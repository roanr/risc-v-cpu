==> flow/design.v <==
module ALU(alu_in_A, alu_in_B, func, control, alu_out);
input signed  [31:0] alu_in_A;  
input signed  [31:0] alu_in_B;  
input wire    [2:0]  func;	    
input wire           control;   
output reg signed [31:0] alu_out;   
wire unsigned [31:0] in_A_unsigned;
assign in_A_unsigned = alu_in_A;
wire unsigned [31:0] in_B_unsigned;
assign in_B_unsigned = alu_in_B;
always @ (alu_in_A, alu_in_B, func, control) begin 
	case(func)
		3'b000: begin 
			if (control) alu_out = alu_in_A - alu_in_B;  
			else alu_out = alu_in_A + alu_in_B; end  
		3'b001: alu_out = alu_in_A << alu_in_B;  
		3'b010: alu_out = alu_in_A < alu_in_B;  
		3'b011: alu_out = in_A_unsigned < in_B_unsigned;  
		3'b100: alu_out = alu_in_A ^ alu_in_B;  
		3'b101: begin 
			if (control) alu_out = alu_in_A >>> alu_in_B;  
			else alu_out = alu_in_A >> alu_in_B; end  
		3'b110: alu_out = alu_in_A | alu_in_B;  
		3'b111: alu_out = alu_in_A & alu_in_B;  
		default: alu_out = alu_in_A;
    endcase
end
endmodule
module COMP(comp_in_A, comp_in_B, func, comp_out);
input signed  [31:0] comp_in_A;  
input signed  [31:0] comp_in_B;  
input wire    [2:0]  func;	     
output reg           comp_out;   
wire unsigned [31:0] in_A_unsigned;
assign in_A_unsigned = comp_in_A;
wire unsigned [31:0] in_B_unsigned;
assign in_B_unsigned = comp_in_B;
always @ (*) begin
    case (func)
    0: comp_out = (comp_in_A == comp_in_B);          
    1: comp_out = (comp_in_A != comp_in_B);          
    4: comp_out = (comp_in_A < comp_in_B);           
    5: comp_out = (comp_in_A >= comp_in_B);          
    6: comp_out = (in_A_unsigned < in_B_unsigned);   
    7: comp_out = (in_A_unsigned >= in_B_unsigned);  
    default: comp_out = 0;
    endcase
end
endmodule
module EX(Imm, A, B, PC,   
        B_Imm_Alu, A_PC_Alu, B_Imm_Comp, A_PC_Comp,
        alu_func, comp_func, alu_cont,
        alu_res, comp_res, B_res);
input wire [31:0] Imm;  
input wire [31:0] A;    
input wire [31:0] B;    
input wire [31:0] PC;   
input wire B_Imm_Alu, A_PC_Alu, B_Imm_Comp, A_PC_Comp;
input wire [2:0] alu_func, comp_func;
input wire alu_cont;
output wire [31:0] alu_res;   
output wire comp_res;  
output wire [31:0] B_res;     
wire [31:0] forwarded_A;
wire [31:0] forwarded_B;
assign forwarded_A = A;  
assign forwarded_B = B;  
assign B_res = B;
wire [31:0] operand_B_Alu;
MUX_2to1 B_Or_Imm_Alu(forwarded_B, Imm, B_Imm_Alu, operand_B_Alu); 
wire [31:0] operand_A_Alu;
MUX_2to1 A_or_PC_Alu(forwarded_A, PC, A_PC_Alu, operand_A_Alu);
ALU alu(operand_A_Alu, operand_B_Alu, alu_func, alu_cont, alu_res);
wire [31:0] operand_B_Comp;
MUX_2to1 B_Or_Imm_Comp(forwarded_B, Imm, B_Imm_Comp, operand_B_Comp); 
wire [31:0] operand_A_Comp;
MUX_2to1 A_or_PC_Comp(forwarded_A, PC, A_PC_Comp, operand_A_Comp);
COMP comp(operand_A_Comp, operand_B_Comp, comp_func, comp_res);
endmodule
module EX_FSM(IR, Imm, A, B, PC, clk,
            IR_out, ALU_out, COMP_out, PC_out, B_out);
input wire [31:0] IR;  
input wire [31:0] Imm;  
input wire [31:0] A;    
input wire [31:0] B;    
input wire [31:0] PC;   
input wire clk;
wire [31:0] ALU_ex;      
wire COMP_ex;     
wire [31:0] B_ex;        
wire [6:0]  Low_Instr;    
reg B_Imm_Alu, A_PC_Alu; 
reg B_Imm_Comp, A_PC_Comp;
reg alu_cont;
reg  [2:0] alu_func;
wire [2:0] comp_func;
output wire [31:0] IR_out;
output wire COMP_out;
output wire [31:0] ALU_out;
output wire [31:0] PC_out;
output wire [31:0] B_out;
assign Low_Instr = IR[6:0];
assign comp_func = IR[14:12];
always @ (posedge clk) begin
    case (Low_Instr)
    7'b0110111, 7'b0000011, 7'b0100011, 7'b0010011: begin
        B_Imm_Alu = 1;
        A_PC_Alu  = 0;
        alu_func  = IR[14:12];
    end         
    7'b0010111, 7'b1101111, 7'b1100111, 7'b1100011: begin
        B_Imm_Alu = 1;
        A_PC_Alu  = 1;
        alu_func  = 3'b000;
    end  
    7'b0110011: begin
        B_Imm_Alu = 0;
        A_PC_Alu  = 0;
        alu_func  = IR[14:12];
    end 
    default: begin
        B_Imm_Alu = 0;
        A_PC_Alu  = 0;
    end
    endcase
end
always @ (posedge clk) begin
    case (Low_Instr)
    7'b0010011: begin
        B_Imm_Comp = 1;
        A_PC_Comp  = 0;
    end         
    7'b1100011: begin
        B_Imm_Comp = 1;
        A_PC_Comp  = 1;
    end  
    7'b0110011: begin
        B_Imm_Comp = 0;
        A_PC_Comp  = 0;
    end 
    default: begin
        B_Imm_Comp = 0;
        A_PC_Comp  = 0;
    end
    endcase
end
always @ (posedge clk) begin 
    if (alu_func == 3'b101) alu_cont = IR[30];
    else if ((alu_func == 3'b000) && (Low_Instr == 7'b0110011)) alu_cont = IR[30];
    else alu_cont = 0;
end
EX ex(Imm, A, B, PC,   
        B_Imm_Alu, A_PC_Alu, B_Imm_Comp, A_PC_Comp,
        alu_func, comp_func, alu_cont,
        ALU_ex, COMP_out, B_ex);
REG32_S B_reg_ex(clk, 1'b1, B_ex, B_out);
REG32_S ALU_reg_ex(clk, 1'b1, ALU_ex, ALU_out);
REG32_S PC_reg_ex(clk, 1'b1, PC, PC_out);
REG32_S IR_reg_ex(clk, 1'b1, IR, IR_out);
endmodule
module MUX_2to1     (input wire [31:0] mux_in_a,
			        input wire [31:0] mux_in_b,
			        input wire        control,
			        output reg [31:0] mux_out);
always @ (*)       
 if(control == 1)         
  mux_out = mux_in_b;
 else
  mux_out = mux_in_a;
endmodule
module REG32_S(clk, enable, data_in, data_out);
input wire  clk;       
input wire  enable;    
input wire  data_in;   
output reg  data_out;  
always @(posedge clk)
	if (enable == 1) begin
		data_out = data_in;
	end    
endmodule
## From RTL to reports: EX_FSM

What the tools print for EX_FSM, step after step.
Line numbers count from 1 in the design file above.
Cell names lack the library's common part.
The mark -- stands for no value.

| inputs | value |
|---|---|
| top module | EX_FSM |
| clock input | clk |
| library | sky130hd |
| timing corner | tt_025C_1v80 |

## Word-level counts

Yosys after proc, flatten, opt, wreduce and memory -nomap, before mapping. Memory bits, and registers merged into a memory's read port (data or address), are not among the register bits. Print and check cells are not counted.

| word-level totals | value |
|---|---|
| register bits after elaboration | 12 |
| elaborated cells | 70 |

| operators by class | value |
|---|---|
| add/sub/neg operators | 2 |
| magnitude comparators | 6 |
| equality and inequality tests | 23 |
| shift operators | 3 |
| mux-type cells | 15 |
| bitwise gates (word level) | 3 |
| reduce/logical cells | 8 |

Operators with widths:

| operator | number |
|---|---|
| less-than comparator 32 bit | 4 |
| 2-to-1 mux 32 bit | 4 |
| greater-or-equal comparator 32 bit | 2 |
| equality test 32 bit | 1 |
| inequality test 32 bit | 1 |
| << shifter 32 x 32 -> 1 bit | 1 |
| right shift 32 x 32 -> 32 bit | 1 |
| >>> shifter 32 x 32 -> 1 bit | 1 |
| equality test 3 bit with constant B | 8 |
| equality test 7 x 6 -> 1 bit with constant B | 3 |
| equality test 7 bit with constant B | 3 |
| equality test 7 x 5 -> 1 bit with constant B | 2 |
| OR reduction 8 bit | 1 |
| parallel mux 1 bit (select 8 bit) | 1 |
| 2-to-1 mux 1 bit | 8 |
| equality test 7 x 2 -> 1 bit with constant B | 1 |
| equality test 3 x 1 -> 1 bit with constant B | 2 |
| equality test 3 x 2 -> 1 bit with constant B | 2 |
| zero test 3 bit | 2 |
| parallel mux 3 bit (select 2 bit) | 1 |
| parallel mux 1 bit (select 6 bit) | 1 |
| OR reduction 5 bit | 1 |
| OR reduction 4 bit | 1 |
| nonzero test 2 bit | 1 |
| OR reduction 2 bit | 1 |
| adder 1 bit | 1 |
| subtractor 1 bit | 1 |
| bitwise AND 1 bit | 1 |

Other operator kinds: 3; their cells: 3.

## Depth

Longest topological path by Yosys (ltp), each cell counted once; first at word level (registers and memories cut), then after technology mapping (sequential cells cut; the memories' decode and read muxes count).

| logic depth | value |
|---|---|
| word-level depth | 4 |
| ABC_AREA | 0 |
| gate-level depth with buffers | 11 |
| depth with buffers taken out | 10 |

## Synthesis result

The flow's flattened synthesis, as Yosys stat reports it; memories are mapped. The netlist is that of the ABC_AREA named above (0 if unset); the other value can give another one.

Cell types:

| cell | number |
|---|---|
| buf_4 | 129 |
| ha_1 | 66 |
| mux2_2 | 68 |
| mux2i_1 | 74 |
| dfxtp_1 | 9 |
| a21oi_1 | 26 |
| nand4_1 | 16 |
| a21o_1 | 12 |
| edfxtp_1 | 3 |
| nor2_1 | 17 |
| o21ai_0 | 12 |
| nand2_1 | 15 |
| inv_1 | 13 |
| a211oi_1 | 6 |
| mux4_2 | 2 |
| nor4_1 | 7 |
| nand3_1 | 8 |
| clkbuf_1 | 9 |

Other cell types: 37; their cells: 62.

| mapped netlist | value |
|---|---|
| cells in the netlist | 554 |
| cell area after synthesis | 4,785.8 µm² |
| area of sequential cells | 270.3 µm² |
| mapped flip-flops | 12 |
| buffers | 146 |

By module: a second synthesis without flattening, with its own total; a netlist apart from the flattened one above.

| second synthesis, totals | value |
|---|---|
| cell total of the unflattened synthesis | 1,945 |
| area (unflattened synthesis) | 14,253.7 µm² |

Each row is one instance without its submodules.

By module:

| module | instances | cells | area (µm²) | seq. area (µm²) |
|---|---|---|---|---|
| ALU | 1 | 1,473 | 9,440.3 | 0.0 |
| MUX_2to1 | 4 | 36 | 544.3 | 0.0 |
| EX_FSM | 1 | 162 | 1,320.0 | 190.2 |
| COMP | 1 | 130 | 955.9 | 0.0 |
| EX | 1 | 32 | 240.2 | 0.0 |
| REG32_S | 4 | 1 | 30.0 | 30.0 |

## Worst setup path after synthesis

Path of least setup slack by OpenSTA after synthesis, without wires, with an ideal clock, recovery checks aside; 20% of the period is set as input and as output delay. Where synthesis merged equal registers, the netlist keeps one of their names.

| timing path after synthesis | value |
|---|---|
| path type | reg-to-output |
| from | reg A_PC_Comp |
| to | out COMP_out |
| clock period | 3.63 ns |
| time at the first pin | 0.000 ns |
| data arrival time | 2.967 ns |
| data required time | 2.904 ns |
| path slack | -0.063 ns |
| delay of the path | 2.967 ns |
| stages on the path | 12 |
| path buffers | 2 |
| period reached after synthesis | 3.693 ns |

"delay of the path" = arrival - input delay + setup time.
A path that ends at an output port has no setup time.
"stages on the path": output pins that drive a net of the path, with the launching flip-flop's if there is one; two outputs of one cell count as two.
"period reached after synthesis" is the clock period less the worst setup slack; recovery checks do not enter. This is arithmetic on one report: input and output delays are still those of the set period (20% each).
Between the ends stands the longest chain of elaborated cells between them, by number of cells; it is not shown to be the way that was timed. Of several equally long chains one is given.
Each line given opens the expression or statement behind the cell; cells for indexed reads and writes are added by Yosys, which also makes memories of some case tables.
At most two assigning lines are given for a register; there are more.

| between the ends, after synthesis | value |
|---|---|
| path through | dfxtp_1 -> clkbuf_1 -> clkbuf_1 -> mux2_2 -> ha_1 -> a211oi_1 -> nand2_1 -> o31ai_1 -> o211ai_1 -> a221oi_1 -> mux2i_1 -> o221a_2 |
| cells in the longest elaborated chain | 3 |
| elaborated cells between the ends (all ways) | 8 |
| classes of those cells | compare: 4; eq/ne: 2; mux: 2 |

RTL lines, path after synthesis:

| item | line | text |
|---|---|---|
| start: declaration | 93 | `reg B_Imm_Comp, A_PC_Comp;` |
| start: assignment | 131 | `A_PC_Comp  = 0;` |
| start: assignment | 135 | `A_PC_Comp  = 1;` |
| 2-to-1 mux 32 bit | 166 | `if(control == 1)` |
| greater-or-equal comparator 32 bit | 45 | `7: comp_out = (in_A_unsigned >= in_B_unsigned);` |
| parallel mux 1 bit (select 6 bit) | 39 | `case (func)` |
| end: declaration | 98 | `output wire COMP_out;` |

## Worst path after layout

From the final timing report of flow run 1: the path of least setup slack in the routed layout; clock arrival at registers is part of the times.

| timing path post-layout | value |
|---|---|
| path type | reg-to-output |
| from | reg A_PC_Comp |
| to | out COMP_out |
| clock period | 2.6 ns |
| time at the first pin | 0.23 ns |
| data arrival time | 3.24 ns |
| data required time | 2.08 ns |
| path slack | -1.16 ns |
| stages on the path | 13 |
| path buffers | 3 |

Between the ends stands the longest chain of elaborated cells between them, by number of cells; it is not shown to be the way that was timed. Of several equally long chains one is given.
At most two assigning lines are given for a register; there are more.

| between the ends, post-layout | value |
|---|---|
| path through | dfxtp_4 -> buf_12 -> buf_6 -> mux2_4 -> ha_4 -> a211oi_2 -> nand2_1 -> o31ai_4 -> o211ai_1 -> a221oi_4 -> mux2i_1 -> o221a_2 -> buf_6 |
| cells in the longest elaborated chain | 3 |
| elaborated cells between the ends (all ways) | 8 |
| classes of those cells | compare: 4; eq/ne: 2; mux: 2 |

RTL lines, path post-layout:

| item | line | text |
|---|---|---|
| start: declaration | 93 | `reg B_Imm_Comp, A_PC_Comp;` |
| start: assignment | 131 | `A_PC_Comp  = 0;` |
| start: assignment | 135 | `A_PC_Comp  = 1;` |
| 2-to-1 mux 32 bit | 166 | `if(control == 1)` |
| greater-or-equal comparator 32 bit | 45 | `7: comp_out = (in_A_unsigned >= in_B_unsigned);` |
| parallel mux 1 bit (select 6 bit) | 39 | `case (func)` |
| end: declaration | 98 | `output wire COMP_out;` |

Hand-over note for EX_FSM

Record of 2 stored runs of the RTL-to-layout flow on EX_FSM, platform sky130hd. The runs are unordered. Constraints: input delay and output delay 20% of the set period each, output load 0.01 pF.
By "clock period reached" is meant the clock period of the run minus its worst setup slack. This is arithmetic on one report: input and output delays are still those of the set period (20% each).
"worst path time" is the time allowed to the run's worst setup path (the clock period less input and output delay, where it has them) less its slack. Clock arrival times count: a late capture clock shortens it, a late launch clock lengthens it.
By "power consumption" is meant OpenSTA's value without simulated activity: inputs other than the clock are taken to toggle once in ten clock periods, and the tool carries that through the logic.
A setting shown as - is not set for that run.

| run | period_ns | CORE_UTILIZATION | SETUP_SLACK_MARGIN | PLACE_DENSITY_LB_ADDON | HOLD_SLACK_MARGIN | CORE_ASPECT_RATIO | CELL_PAD_IN_SITES_GLOBAL_PLACEMENT | GPL_TIMING_DRIVEN | CAP_MARGIN | CORE_MARGIN | SLEW_MARGIN | full die area (µm²) | worst hold slack (ns) | sum of negative setup slack (ns) | worst path time (ns) | kind of the worst setup path | standard-cell area of the final layout (µm²) | post-synthesis cell area (µm²) | power consumption (W) | utilization after layout (%) | clock period reached (ns) | worst setup slack after layout (ns) |
|---|---|---|---|---|---|---|---|---|---|---|---|---|---|---|---|---|---|---|---|---|---|---|
| flow run 1 | 2.6 | 19 | 0.59 | 0.13 | -0.02 | 1.21 | 0 | 1 | 20 | 2 | 20 | 26,479.8 | 0.508 | -1.256 | 3.24 | reg-to-output | 8,026.4 | 4,785.8 | 0.001639 | 32.5 | 3.762 | -1.162 |
| flow run 2 | 4.53 | 40 | 0.05 | - | - | - | - | - | 20 | 2 | 20 | 12,855.0 | 0.503 | 0.000 | 2.59 | input-to-output | 6,572.6 | 4,785.8 | 0.0008218 | 56.8 | 4.399 | 0.131 |

End of note.
